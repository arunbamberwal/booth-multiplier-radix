==> flow/design.v <==
module Booth_4DP (ldA,ldQ,ldM,sftA,sftQ,sftD,clrA,clrQ,clrM,clrff,addsub1,addsub2,decr,ldcnt,q0,q1,qm1,eqz,clk,data_in,OUT);
  input ldA,ldQ,ldM,sftA,sftQ,sftD,clrA,clrQ,clrM,clrff,clk,decr,ldcnt;
  input addsub1,addsub2;
  input [15:0] data_in;
  output [31:0] OUT;
  output qm1,eqz,q0,q1;
  wire [15:0] A,Q,M,Z;
  wire [3:0] count;
  assign OUT = {A,Q};
  assign eqz = ~|count;
  assign q0 = Q[0];
  assign q1 = Q[1];
  shiftreg SA (A,Z,{2{A[15]}},ldA,clrA,sftA,clk);
  shiftreg SQ (Q,data_in,{A[1],A[0]},ldQ,clrQ,sftQ,clk);
  dff QM (qm1,Q[1],clrff,sftD,clk);
  pipo MP (M,data_in,ldM,clrM,clk);
  ALU AS (Z,A,M,addsub1,addsub2);
  CNTR CN (count,decr,ldcnt,clk);
endmodule
module shiftreg  (out,in,s_in,ld,clr,sft,clk);
  input ld,clr,sft,clk;
  input [1:0] s_in;
  input [15:0] in;
  output reg [15:0] out;
  always @ (posedge clk)
    begin
      if (clr)
        out <= 16'b0000_0000_0000_0000;
      else if (ld)
        out <= in;
      else if (sft)
        out <= {s_in,out[15:2]};
      else 
        out <= out;
    end
endmodule
module dff (out,in,clr,sft,clk);
  input in,clr,sft,clk;
  output reg out;
  always @(posedge clk)
    begin
      if (clr)
        out <= 1'b0;
      else if (sft)
        out <= in;
      else
        out <= out;
   end
endmodule
module pipo (out,in,ld,clr,clk); 
  input ld,clr,clk;
  input [15:0] in;
  output reg [15:0] out;
  always @(posedge clk)
    begin
      if (clr)
        out <= 16'b0;
      else if (ld)
        out <= in;
      else
        out <= out; 
    end
endmodule
module ALU (out,in1,in2,addsub1,addsub2);
  input  addsub1,addsub2;
  input [15:0] in1,in2;
  output reg [15:0] out;
  always @(*)
    begin
      if (addsub1==1'b0) begin out = in1 + in2; end
      else  if (addsub1==1'b1) begin out = in1 - in2; end
      else  if (addsub2==1'b0) begin out = in1 + (2*in2); end
      else  if (addsub2==1'b1) begin out = in1 - (2*in2); end
      else out = out;
    end
endmodule
module CNTR (out,decr,ld,clk);
  input ld,decr,clk;
  output reg [3:0] out;
  always @(posedge clk)
    begin
      if (ld) out <= 4'b1000;
      else if (decr) out <= out - 1;
      else out <= out;
    end
endmodule
module Booth4_CP (ldA,ldQ,ldM,sftA,sftQ,sftD,clrA,clrQ,clrM,clrff,clk,decr,ldcnt,addsub1,addsub2,eqz,qm1,q0,q1,done,start);
  input qm1,eqz,clk,start,q0,q1;
  output ldA,ldQ,ldM,sftA,sftQ,sftD,clrA,clrQ,clrM,clrff,decr,ldcnt,done;
  output addsub1, addsub2;
  reg [3:0] state,next_state;
  parameter S0=4'd0,
            S1=4'd1,
            S2=4'd2,
            S3=4'd3,
            S4=4'd4,
            S5=4'd5,
            S6=4'd6,
            S7=4'd7,
            S8=4'd8;
  always @(posedge clk)
    begin
      state <= next_state;
    end
  always @(state or q0 or qm1 or eqz or start)
    begin
      next_state = S0;
      case (state)
        S0 : next_state = start ? S1:S0;
        S1 : next_state = S2;
        S2 : begin
          if (({q1,q0,qm1}==3'd1)||({q1,q0,qm1}==3'd2)) next_state = S3;
          else if (({q1,q0,qm1}==3'd5)||({q1,q0,qm1}==3'd6)) next_state = S4;
          else if ({q1,q0,qm1}==3'd4) next_state = S5;
          else if ({q1,q0,qm1}==3'd3) next_state = S6;
          else if (({q1,q0,qm1}==3'd0)||({q1,q0,qm1}==3'd7)) next_state = S7;
          else next_state = S2;
        end
        S3 : next_state = S7;
        S4 : next_state = S7;
        S5 : next_state = S7;
        S6 : next_state = S7;
        S7 : begin
          if ((({q1,q0,qm1}==3'd1)||({q1,q0,qm1}==3'd2)) && !eqz) next_state = S3;
          else if ((({q1,q0,qm1}==3'd5)||({q1,q0,qm1}==3'd6)) && !eqz) next_state = S4;
          else if (({q1,q0,qm1}==3'd4) && !eqz) next_state = S5;
          else if (({q1,q0,qm1}==3'd3) && !eqz) next_state = S6;
          else if(eqz) next_state = S8;
          else next_state = S7;
        end
        S8 :   next_state = S8;
      endcase
    end
  assign clrA =  (state==S1) ? 1:0;
  assign clrM =  (state==S0) ? 1:0;
  assign clrff =  (state==S0) ? 1:0;
  assign clrQ =  (state==S0) ? 1:0;
  assign ldA =  ((state==S3) || (state==S4) ||(state==S5) || (state==S6)) ? 1:0;
  assign ldQ =  (state==S2) ? 1:0;
  assign ldM =  (state==S1) ? 1:0;
  assign sftA =  (state==S7) ? 1:0;
  assign sftQ =  (state==S7) ? 1:0;
  assign sftD =  (state==S7) ? 1:0;
  assign decr =  (state==S7) ? 1:0;
  assign ldcnt =  (state==S1) ? 1:0;
  assign done =  (state==S8) ? 1:0;
  assign addsub1 =  ~(state==S3);
  assign addsub1 =  (state==S4);
  assign addsub2=  ~(state==S5);
  assign addsub2=  (state==S6);
endmodule
**Reports on Booth_4DP**

Tool output for the design above, in the order of the flow.
Lines are those of the file above, counted from 1.
Cell names lack the library's common part.
The mark n/a stands for no value.

- Top module: Booth_4DP
- Clock port: clk
- Cell library: sky130hd
- Library corner: tt_025C_1v80

**Word level**

Counts by Yosys on the flattened word-level netlist (proc, flatten, opt, wreduce; memories kept). Register bits leave out memories and registers merged into their read ports (data or address). Print and check cells are left out. Cells with the same type and inputs are merged into one.

- Elaborated cells: 18
- Output and inout bits: 36
- Input bits: 31
- Bits in registers: 53

- Multiplexer cells: 5
- Reduce/logical cells: 4
- Add/sub/neg operators: 3

Operator list:

| kind | count |
|---|---|
| two-way mux 16 bit | 4 |
| adder 16 bit | 1 |
| subtractor 16 bit | 1 |
| two-way mux 15 bit | 1 |
| nonzero test 2 bit | 2 |
| subtractor 4 x 1 -> 4 bit (second input constant) | 1 |
| OR reduction 4 bit | 1 |
| logical NOT 1 bit | 1 |

**Logic depth**

Depth = most cells in a row (Yosys ltp): at word level without a register or memory, in the mapped netlist without a sequential cell, where the memories' decode and read muxes count.

- Depth after elaboration: 3
- ABC_AREA: 0
- Depth in mapped cells: 14
- Gate-level depth less buffers: 14

**Mapped cells and area**

Yosys stat after the flow's synthesis: flattened, memories mapped to cells. It holds for the ABC_AREA given above (unset counts as 0); a run with the other value may have another netlist.

- Cells in the netlist: 368
- Sequential area: 0.001061 mm^2
- Mapped area: 0.003153 mm^2
- Buffers: 20
- Flip-flops: 53

Cells by type:

| cell | count | total area (um^2) |
|---|---|---|
| dfxtp_1 | 53 | 1.06E+03 |
| mux2i_1 | 39 | 390.374 |
| nor2_1 | 79 | 296.534 |
| ha_1 | 17 | 212.704 |
| xnor2_1 | 22 | 192.685 |
| a211oi_1 | 22 | 165.158 |
| a21oi_1 | 32 | 160.154 |
| xor2_1 | 8 | 70.067 |
| nor2b_1 | 10 | 62.56 |
| a21o_1 | 7 | 52.55 |
| clkbuf_1 | 14 | 52.55 |
| nand2b_1 | 5 | 31.28 |
| inv_1 | 8 | 30.029 |
| nor3_1 | 5 | 25.024 |
| o21a_1 | 3 | 22.522 |
| fa_1 | 1 | 20.019 |
| o21ai_0 | 4 | 20.019 |
| nand2_1 | 5 | 18.768 |

Not listed: further types 25, cells in them 34.
The figures by module come from a second, unflattened synthesis with its own total; it is not the netlist above.

- Cell total of the unflattened synthesis: 354
- Area total of the unflattened synthesis: 0.0034333 mm^2

Rows give one instance, submodules left out.

By module:

| module | sequential area (mm^2) | instances | area (mm^2) | cells |
|---|---|---|---|---|
| shiftreg | 0.0003203 | 2 | 0.0008058 | 71 |
| ALU | 0 | 1 | 0.0009897 | 136 |
| pipo | 0.0003203 | 1 | 0.0005806 | 52 |
| CNTR | 0.0000801 | 1 | 0.0001902 | 18 |
| dff | 0.00002 | 1 | 0.0000338 | 3 |
| Booth_4DP | 0 | 1 | 0.0000275 | 3 |

**Timing after synthesis**

OpenSTA on the mapped netlist: ideal clock, no wires. The path of least setup slack (recovery checks aside). Input and output delay are each 20% of the period. Register names are those of the netlist, which keeps one name where synthesis merged equal registers.

- Path type: input-to-reg
- Start: input port addsub1
- End: register SA.out[15]
- Path buffers: 1
- Stages: 11
- Data arrival time: 3.468 ns
- Delay of the path: 2.555 ns
- Required time: 5.057 ns
- External input delay: 1.036 ns
- Period: 5.18 ns
- Slack: 1.589 ns
- Library setup time: 0.123 ns
- Launch time at the first pin: 1.036 ns
- Synthesis period reached: 3.591 ns

"delay of the path" is the arrival time less input delay plus setup time.
"stages": output pins that drive a net of the path, with the launching flip-flop's if there is one; two outputs of one cell count as two.
"synthesis period reached" = period - worst setup slack (recovery checks aside). The figure is calculated, with input and output delays left at 20% of the set period.
Between the ends stands the longest chain of elaborated cells between them, by number of cells; it is not shown to be the way that was timed. Of several equally long chains one is given.
A line is the first line of the expression or statement that the cell stems from. Yosys adds cells for indexed reads and writes and turns some case tables into memories.
At most two assigning lines are given for a register; there are more.

- Path through: clkbuf_1 nor2_1 xnor2_1 ha_1 o211ai_1 a21oi_1 o31a_1 a221o_1 a31oi_1 mux2i_1 mux2_1
- Cells in the longest elaborated chain: 2
- Elaborated cells between the ends (all ways): 2
- RTL lines with such cells: 2
- Classes of those cells: mux: 2

Ends and longest elaborated chain, after synthesis:

| element | RTL line | text |
|---|---|---|
| start: declaration | 3 | `input addsub1,addsub2;` |
| two-way mux 16 bit | n/a |  |
| two-way mux 16 bit | 29 | `else if (ld)` |
| end: assignment | 30 | `out <= in;` |
| end: assignment | 32 | `out <= {s_in,out[15:2]};` |
| end: declaration | 24 | `output reg [15:0] out;` |

**Worst path after layout**

From the final timing report of run A: the path of least setup slack in the routed layout; clock arrival at registers is part of the times.

- Path type: input-to-reg
- Start: input port addsub1
- End: register SA.out[15]
- Path buffers: 2
- Required time: 7.14 ns
- Slack: 2.00 ns
- Period: 6.93 ns
- Data arrival time: 5.14 ns
- Launch time at the first pin: 1.39 ns
- Library setup time: 0.10 ns
- External input delay: 1.39 ns
- Stages: 11

Between the ends stands the longest chain of elaborated cells between them, by number of cells; it is not shown to be the way that was timed. Of several equally long chains one is given.
At most two assigning lines are given for a register; there are more.

- Path through: clkdlybuf4s50_1 clkbuf_1 mux2i_1 ha_1 nand2b_1 a21oi_1 o31a_1 a221o_1 a31oi_1 mux2i_1 mux2_1
- Cells in the longest elaborated chain: 2
- Elaborated cells between the ends (all ways): 2
- RTL lines with such cells: 2
- Classes of those cells: mux: 2

Ends and longest elaborated chain, after layout:

| element | RTL line | text |
|---|---|---|
| start: declaration | 3 | `input addsub1,addsub2;` |
| two-way mux 16 bit | n/a |  |
| two-way mux 16 bit | 29 | `else if (ld)` |
| end: assignment | 30 | `out <= in;` |
| end: assignment | 32 | `out <= {s_in,out[15:2]};` |
| end: declaration | 24 | `output reg [15:0] out;` |

Lab notebook: Booth_4DP

Design Booth_4DP on sky130hd. What follows are 2 stored runs of the flow, each under its own settings; their order means nothing. The constraints put input and output delay at 20% of the set period each and load the outputs with 0.01 pF.
"achieved period" means the clock period less the worst setup slack. The figure is calculated, with input and output delays left at 20% of the set period.
"time on the worst setup path": the worst setup path's part of the clock period (all of it between registers, 20% less for each end at a port) less its slack. A launch clock that arrives late makes it longer, a capture clock that arrives late makes it shorter.

### Run A

==> flow/run.sh <==
#!/bin/bash
# the make line also repeats the synthesis and layout settings of config.mk as NAME=value (left out here)
make -C /OpenROAD-flow-scripts/flow DESIGN_CONFIG=/design/flow/config.mk WORK_HOME=/design/flow/orfs CLKGATE_MAP_FILE= finish
==> flow/config.mk <==
export PLATFORM = sky130hd
export DESIGN_NAME = Booth_4DP
export DESIGN_NICKNAME = Booth_4DP
export VERILOG_FILES = /design/flow/design.v
export SDC_FILE = /design/flow/constraint.sdc
export NUM_CORES = 4
export LEC_CHECK = 0
export CAP_MARGIN = 20
export CELL_PAD_IN_SITES_DETAIL_PLACEMENT = 0
export CORE_ASPECT_RATIO = 1.68
export CORE_MARGIN = 2
export CORE_UTILIZATION = 70
export CTS_CLUSTER_SIZE = 13
export GPL_ROUTABILITY_DRIVEN = 0
export GPL_TIMING_DRIVEN = 0
export MAX_ROUTING_LAYER = met4
export PLACE_DENSITY_LB_ADDON = 0.1
export SETUP_SLACK_MARGIN = 0.43
export SLEW_MARGIN = 10
export TNS_END_PERCENT = 55
==> flow/constraint.sdc <==
create_clock -name core_clock -period 6.93 [get_ports {clk}]
set_input_delay 1.3860 -clock core_clock [delete_from_list [all_inputs] [get_ports {clk}]]
set_output_delay 1.3860 -clock core_clock [all_outputs]
set_load 0.01 [all_outputs]

Results of run A:
- Achieved period: 4.929 ns
- Time on the worst setup path: 3.54 ns
- Worst path kind: input-to-reg
- Standard-cell area after routing: 0.003915 mm^2
- Final utilization: 0.909
- Die footprint: 0.0050754 mm^2
- Synthesis area: 0.003153 mm^2
- Worst setup slack after layout: 2.001 ns

### Run B

==> flow/run.sh <==
#!/bin/bash
# the make line also repeats the synthesis and layout settings of config.mk as NAME=value (left out here)
make -C /OpenROAD-flow-scripts/flow DESIGN_CONFIG=/design/flow/config.mk WORK_HOME=/design/flow/orfs CLKGATE_MAP_FILE= finish
==> flow/config.mk <==
export PLATFORM = sky130hd
export DESIGN_NAME = Booth_4DP
export DESIGN_NICKNAME = Booth_4DP
export VERILOG_FILES = /design/flow/design.v
export SDC_FILE = /design/flow/constraint.sdc
export NUM_CORES = 4
export LEC_CHECK = 0
export CAP_MARGIN = 5
export CELL_PAD_IN_SITES_DETAIL_PLACEMENT = 2
export CELL_PAD_IN_SITES_GLOBAL_PLACEMENT = 2
export CORE_MARGIN = 2
export CORE_UTILIZATION = 29
export CTS_CLUSTER_SIZE = 30
export GPL_ROUTABILITY_DRIVEN = 0
export MAX_ROUTING_LAYER = met5
export PLACE_DENSITY_LB_ADDON = 0.21
export SETUP_SLACK_MARGIN = 0.12
export SLEW_MARGIN = 20
==> flow/constraint.sdc <==
create_clock -name core_clock -period 6.76 [get_ports {clk}]
set_input_delay 1.3520 -clock core_clock [delete_from_list [all_inputs] [get_ports {clk}]]
set_output_delay 1.3520 -clock core_clock [all_outputs]
set_load 0.01 [all_outputs]

Results of run B:
- Worst setup slack after layout: 2.255 ns
- Synthesis area: 0.003153 mm^2
- Die footprint: 0.0117224 mm^2
- Time on the worst setup path: 3.15 ns
- Worst path kind: input-to-reg
- Achieved period: 4.505 ns
- Final utilization: 0.371
- Standard-cell area after routing: 0.0039863 mm^2
